==> flow/design.v <==
`timescale 1ns / 1ps
module conv(
    input clk,
    input reset,
    input [7:0] pxl_in,   
    output [15:0] reg_00, output [15:0] reg_01, output [15:0] reg_02, output [15:0] sr_0,
    output [15:0] reg_10, output [15:0] reg_11, output [15:0] reg_12, output [15:0] sr_1,
    output [15:0] reg_20, output [15:0] reg_21, output [15:0] reg_22,
    output [15:0] pxl_out,
    output valid
);
    parameter N = 5;   
    parameter M = 5;   
    parameter K = 3;   
    wire [15:0] w00, w01, w02, w10, w11, w12, w20, w21, w22;
    parameter kernel_00 = 1, kernel_01 = 2, kernel_02 = 1;
    parameter kernel_10 = 0, kernel_11 = 0, kernel_12 = 0;
    parameter kernel_20 = 1, kernel_21 = 2, kernel_22 = 1;
    mac m00(pxl_in, kernel_00, 0, w00);
    register r00(clk, reset, w00, reg_00);
    mac m01(pxl_in, kernel_01, reg_00, w01);
    register r01(clk, reset, w01, reg_01);
    mac m02(pxl_in, kernel_02, reg_01, w02);
    register r02(clk, reset, w02, reg_02);
    shift s0(clk, reg_02, sr_0);
    mac m10(pxl_in, kernel_10, sr_0, w10);
    register r10(clk, reset, w10, reg_10);
    mac m11(pxl_in, kernel_11, reg_10, w11);
    register r11(clk, reset, w11, reg_11);
    mac m12(pxl_in, kernel_12, reg_11, w12);
    register r12(clk, reset, w12, reg_12);
    shift s1(clk, reg_12, sr_1);
    mac m20(pxl_in, kernel_20, sr_1, w20);
    register r20(clk, reset, w20, reg_20);
    mac m21(pxl_in, kernel_21, reg_20, w21);
    register r21(clk, reset, w21, reg_21);
    mac m22(pxl_in, kernel_22, reg_21, w22);
    register r22(clk, reset, w22, reg_22);
    assign pxl_out = reg_22;
    reg [8:0] counter = 0;
    reg temp_valid = 0;
    always @(posedge clk) begin
        counter <= counter + 1;
        if (counter > ((K - 1) * N + (K - 1)) && counter < (M * N) + (K - 1)) begin
            if ((counter - (K - 1)) % N > 1)
                temp_valid <= 1;
            else
                temp_valid <= 0;
        end else begin
            temp_valid <= 0;
        end
    end
    assign valid = temp_valid;
endmodule
`timescale 1ns / 1ps
module mac (
    input  [7:0]  in,     
    input  [7:0]  w,      
    input  [15:0] b,      
    output [15:0] out     
);
    assign out = (in * w) + b;
endmodule
`timescale 1ns / 1ps
module register (
    input clk,
    input reset,
    input [15:0] d,
    output reg [15:0] q
);
    always @(posedge clk or posedge reset) begin
        if (reset)
            q <= 0;  
        else
            q <= d;
    end
endmodule
`timescale 1ns / 1ps
module shift (
    input clk,
    input [15:0] in,
    output reg [15:0] out
);
    reg [15:0] buffer;
    always @(posedge clk) begin
        out <= buffer;
        buffer <= in;
    end
endmodule
From RTL to reports: conv
The steps from the RTL of conv to its reports follow in flow order.
Line numbers count from 1 in the design file above.
The mark - stands for no value.

inputs
  top module = conv
  clock port = clk
  cell library = sky130hd
  corner = tt_025C_1v80

Elaborated design
Yosys after proc, flatten, opt, wreduce and memory -nomap, before mapping. Enables and synchronous resets that opt folds into registers are not counted as muxes. Memory bits, and registers merged into a memory's read port (data or address), are not among the register bits. Print and check cells are not counted. Equal cells are merged and count once.

storage and ports
  register bits = 155
  latch bits = 0
  RAM bits = 0
  memory bits (read-only) = 0
  clocked read ports x word width = 0
  memories = 0
  input port bits = 10
  word-level cells = 28

operators by class
  add/subtract/negate cells = 7
  multipliers = 0
  divide/modulo/power cells = 1
  magnitude comparators = 3
  eq/ne operators = 0
  shift operators = 0
  mux-type cells = 1
  bitwise logic cells = 0
  reduce/logical cells = 1

operator list
  cell                                                     number
  modulo 32 x 3 -> 32 bit with constant B                  1
  greater-than comparator 32 x 1 -> 1 bit with constant B  1
  adder 8 x 13 -> 14 bit                                   1
  adder 9 x 12 -> 13 bit                                   1
  adder 8 x 11 -> 12 bit                                   1
  adder 8 x 10 -> 11 bit                                   1
  subtractor 9 x 2 -> 10 bit with constant B               1
  adder 9 x 8 -> 10 bit                                    1
  adder 9 x 1 -> 9 bit with constant B                     1
  greater-than comparator 9 x 4 -> 1 bit with constant B   1
  less-than comparator 9 x 5 -> 1 bit with constant B      1
  logical AND 1 bit                                        1
  2-to-1 mux 1 bit                                         1

Longest topological paths
Longest topological path by Yosys (ltp), each cell counted once; first at word level (registers and memories cut), then after technology mapping (sequential cells cut; the memories' decode and read muxes count).

logic depth
  depth after elaboration = 4
  ABC_AREA = 1
  gate-level depth with buffers = 101
  depth with buffers taken out = 99

Synthesis result
Source: synth_stat.txt of the flow (Yosys; design flattened, memories mapped). It holds for the ABC_AREA given above (unset counts as 0); a run with the other value may have another netlist.
The area totals of this step are shown rounded.

synthesis totals
  cell count = 1453
  cell area after synthesis = 11200 sq um
  sequential part of the area = 3610 sq um
  mapped flip-flops = 155
  buffers = 83

cells by type
  type                      number  total area (sq um)
  sky130_fd_sc_hd__dfrtp_1  101     2.53E+03
  sky130_fd_sc_hd__nand2_1  309     1.16E+03
  sky130_fd_sc_hd__dfxtp_1  54      1.08E+03
  sky130_fd_sc_hd__ha_1     52      650.624
  sky130_fd_sc_hd__nand3_1  130     650.624
  sky130_fd_sc_hd__inv_1    161     604.33
  sky130_fd_sc_hd__buf_4    73      548.026
  sky130_fd_sc_hd__xor2_1   54      472.954
  sky130_fd_sc_hd__nand2_2  66      412.896
  sky130_fd_sc_hd__nor2_1   106     397.882
  sky130_fd_sc_hd__nand4_1  42      262.752
  sky130_fd_sc_hd__nand3_2  26      260.25
  sky130_fd_sc_hd__a21oi_1  40      200.192
  sky130_fd_sc_hd__nor2_4   16      180.173
  sky130_fd_sc_hd__o21ai_0  34      170.163
  sky130_fd_sc_hd__nand2_4  14      157.651
  sky130_fd_sc_hd__xnor2_1  15      131.376
  sky130_fd_sc_hd__nor2_2   17      106.352

Not listed: further types 41, cells in them 143.

Worst setup path after synthesis
Path of least setup slack by OpenSTA after synthesis, without wires, with an ideal clock, recovery checks aside; 20% of the period is set as input and as output delay. Where synthesis merged equal registers, the netlist keeps one of their names.

timing path after synthesis
  path kind = reg2reg
  from = register counter[1]
  to = register temp_valid
  period = 21.0 ns
  library setup time = 0.109 ns
  arrival time = 9.362 ns
  slack = 11.529 ns
  delay of the path = 9.471 ns
  stages = 92
  synthesis period reached = 9.471 ns

"delay of the path" is the arrival time less input delay plus setup time.
"stages": output pins that drive a net of the path, with the launching flip-flop's if there is one; two outputs of one cell count as two.
"synthesis period reached" is the clock period less the worst setup slack; recovery checks do not enter. This is arithmetic on one report: input and output delays are still those of the set period (20% each).
The rows between start and end are the longest chain of elaborated cells between them; the timing report does not say that the signal goes this way. Where chains are equally long, one stands for them.
A line is the first line of the expression or statement that the cell stems from. Yosys adds cells for indexed reads and writes and turns some case tables into memories.
A register here has more assigning lines than the two given.

on the way, after synthesis
  path through = sky130_fd_sc_hd__dfxtp_1 sky130_fd_sc_hd__inv_1 sky130_fd_sc_hd__ha_1 sky130_fd_sc_hd__nand2_2 sky130_fd_sc_hd__nor2_4 sky130_fd_sc_hd__ha_1 sky130_fd_sc_hd__buf_6 sky130_fd_sc_hd__inv_2 sky130_fd_sc_hd__nor2_1 sky130_fd_sc_hd__nand2_1 sky130_fd_sc_hd__nand2_2 sky130_fd_sc_hd__nor2_4 sky130_fd_sc_hd__nand2_4 sky130_fd_sc_hd__nand2_2 sky130_fd_sc_hd__inv_2 sky130_fd_sc_hd__nor2_4 sky130_fd_sc_hd__nand3_2 sky130_fd_sc_hd__nor2_4 [56 not listed] sky130_fd_sc_hd__nand3_4 sky130_fd_sc_hd__buf_12 sky130_fd_sc_hd__nand2_2 sky130_fd_sc_hd__and2_1 sky130_fd_sc_hd__ha_1 sky130_fd_sc_hd__inv_1 sky130_fd_sc_hd__nand3_2 sky130_fd_sc_hd__nand2_1 sky130_fd_sc_hd__inv_1 sky130_fd_sc_hd__nand2_1 sky130_fd_sc_hd__nor2_4 sky130_fd_sc_hd__nor2_1 sky130_fd_sc_hd__nor2_1 sky130_fd_sc_hd__nand3_1 sky130_fd_sc_hd__nor2_1 sky130_fd_sc_hd__nand3_1 sky130_fd_sc_hd__nand2_1 sky130_fd_sc_hd__inv_1
  cells in the longest elaborated chain = 4
  elaborated cells between the ends (all ways) = 7
  RTL lines with such cells = 2
  classes of those cells = add/sub: 1; div: 1; compare: 3; mux: 1; reduce/logical: 1

ends and longest elaborated chain, after synthesis
  what                                     RTL line  text
  start: declaration                       40        reg [8:0] counter = 0;
  start: assignment                        43        counter <= counter + 1;
  subtractor 9 x 2 -> 10 bit               45        if ((counter - (K - 1)) % N > 1)
  modulo 32 x 3 -> 32 bit                  45
  greater-than comparator 32 x 1 -> 1 bit  45
  2-to-1 mux 1 bit                         45
  end: assignment                          46        temp_valid <= 1;
  end: assignment                          48        temp_valid <= 0;
  end: declaration                         41        reg temp_valid = 0;

Path in the finished layout
Path of least setup slack in the final report of entry B (OpenROAD, finished layout, wires in). Where an end is a register, its clock arrival counts in the times.

timing path post-layout
  path kind = reg2reg
  from = register counter[1]
  to = register temp_valid
  period = 16.6 ns
  library setup time = 0.09 ns
  arrival time = 12.93 ns
  slack = 4.02 ns
  stages = 88

The rows between start and end are the longest chain of elaborated cells between them; the timing report does not say that the signal goes this way. Where chains are equally long, one stands for them.
A register here has more assigning lines than the two given.

on the way, post-layout
  path through = sky130_fd_sc_hd__dfxtp_1 sky130_fd_sc_hd__inv_1 sky130_fd_sc_hd__ha_1 sky130_fd_sc_hd__nand2_2 sky130_fd_sc_hd__nor2_4 sky130_fd_sc_hd__ha_2 sky130_fd_sc_hd__nand3_1 sky130_fd_sc_hd__nand2_1 sky130_fd_sc_hd__nand2_2 sky130_fd_sc_hd__nor2_4 sky130_fd_sc_hd__nand2_4 sky130_fd_sc_hd__nor2_4 sky130_fd_sc_hd__inv_2 sky130_fd_sc_hd__nand2_1 sky130_fd_sc_hd__nand2_1 sky130_fd_sc_hd__nand2_2 sky130_fd_sc_hd__nand2_2 sky130_fd_sc_hd__nand2_4 [52 not listed] sky130_fd_sc_hd__nor2_8 sky130_fd_sc_hd__nand3_4 sky130_fd_sc_hd__nand2_2 sky130_fd_sc_hd__and2_1 sky130_fd_sc_hd__ha_1 sky130_fd_sc_hd__inv_1 sky130_fd_sc_hd__nand3_2 sky130_fd_sc_hd__nand2_1 sky130_fd_sc_hd__inv_1 sky130_fd_sc_hd__nand2_1 sky130_fd_sc_hd__nor2_4 sky130_fd_sc_hd__nor2_1 sky130_fd_sc_hd__nor2_1 sky130_fd_sc_hd__nand3_1 sky130_fd_sc_hd__nor2_1 sky130_fd_sc_hd__nand3_1 sky130_fd_sc_hd__nand2_1 sky130_fd_sc_hd__inv_1
  cells in the longest elaborated chain = 4
  elaborated cells between the ends (all ways) = 7
  RTL lines with such cells = 2
  classes of those cells = add/sub: 1; div: 1; compare: 3; mux: 1; reduce/logical: 1

ends and longest elaborated chain, post-layout
  what                                     RTL line  text
  start: declaration                       40        reg [8:0] counter = 0;
  start: assignment                        43        counter <= counter + 1;
  subtractor 9 x 2 -> 10 bit               45        if ((counter - (K - 1)) % N > 1)
  modulo 32 x 3 -> 32 bit                  45
  greater-than comparator 32 x 1 -> 1 bit  45
  2-to-1 mux 1 bit                         45
  end: assignment                          46        temp_valid <= 1;
  end: assignment                          48        temp_valid <= 0;
  end: declaration                         41        reg temp_valid = 0;

Subject: conv on sky130hd, stored results

Hello all,

Settings and measured results of 2 stored flow runs for module conv (sky130hd), not sorted in any way. The constraints put input and output delay at 20% of the set period each and load the outputs with 0.01 pF.
"period reached" means the clock period less the worst setup slack. The figure is calculated, with input and output delays left at 20% of the set period.
By "time of the worst setup path" is meant the share of the clock period that the worst setup path is allowed (20% is reserved at inputs, 20% at outputs), minus its slack. Clock arrival times at its registers enter into it.
"power": no workload was simulated; the value follows from the tool's default switching activity.
Values from the reports are rounded here.
Among the settings, n/a means not set for that run.
Results: n/a = not shown.

setting or result                                          entry A  entry B
period_ns                                                  7.1      16.6
CORE_UTILIZATION                                           66       30
PLACE_DENSITY_LB_ADDON                                     0.06     n/a
CORE_MARGIN                                                4        2
CELL_PAD_IN_SITES_GLOBAL_PLACEMENT                         1        n/a
GPL_TIMING_DRIVEN                                          1        n/a
GPL_ROUTABILITY_DRIVEN                                     1        n/a
MAX_ROUTING_LAYER                                          met5     n/a
CAP_MARGIN                                                 20       40
SLEW_MARGIN                                                20       30
SETUP_SLACK_MARGIN                                         n/a      2.57
PLACE_DENSITY                                              n/a      0.43
CORE_ASPECT_RATIO                                          n/a      1.34
CELL_PAD_IN_SITES_DETAIL_PLACEMENT                         n/a      2
ABC_AREA                                                   n/a      1
CTS_CLUSTER_SIZE                                           n/a      16
MIN_ROUTING_LAYER                                          n/a      met2
chip area in the Yosys report (sq um)                      n/a      11200
overall die area (sq um)                                   n/a      38800
area of the standard cells in the finished layout (sq um)  n/a      13500
utilization of the finished layout (%)                     n/a      36.8
worst setup slack after layout (ns)                        n/a      4.02
total negative setup slack (ns)                            n/a      0.000
worst hold slack in the final report (ns)                  n/a      0.322
power (mW)                                                 n/a      1.52
period reached (ns)                                        n/a      12.577
time of the worst setup path (ns)                          n/a      12.58
worst setup path kind                                      n/a      reg2reg

Entry A: no results, placement failed with FLW-0024

Thanks
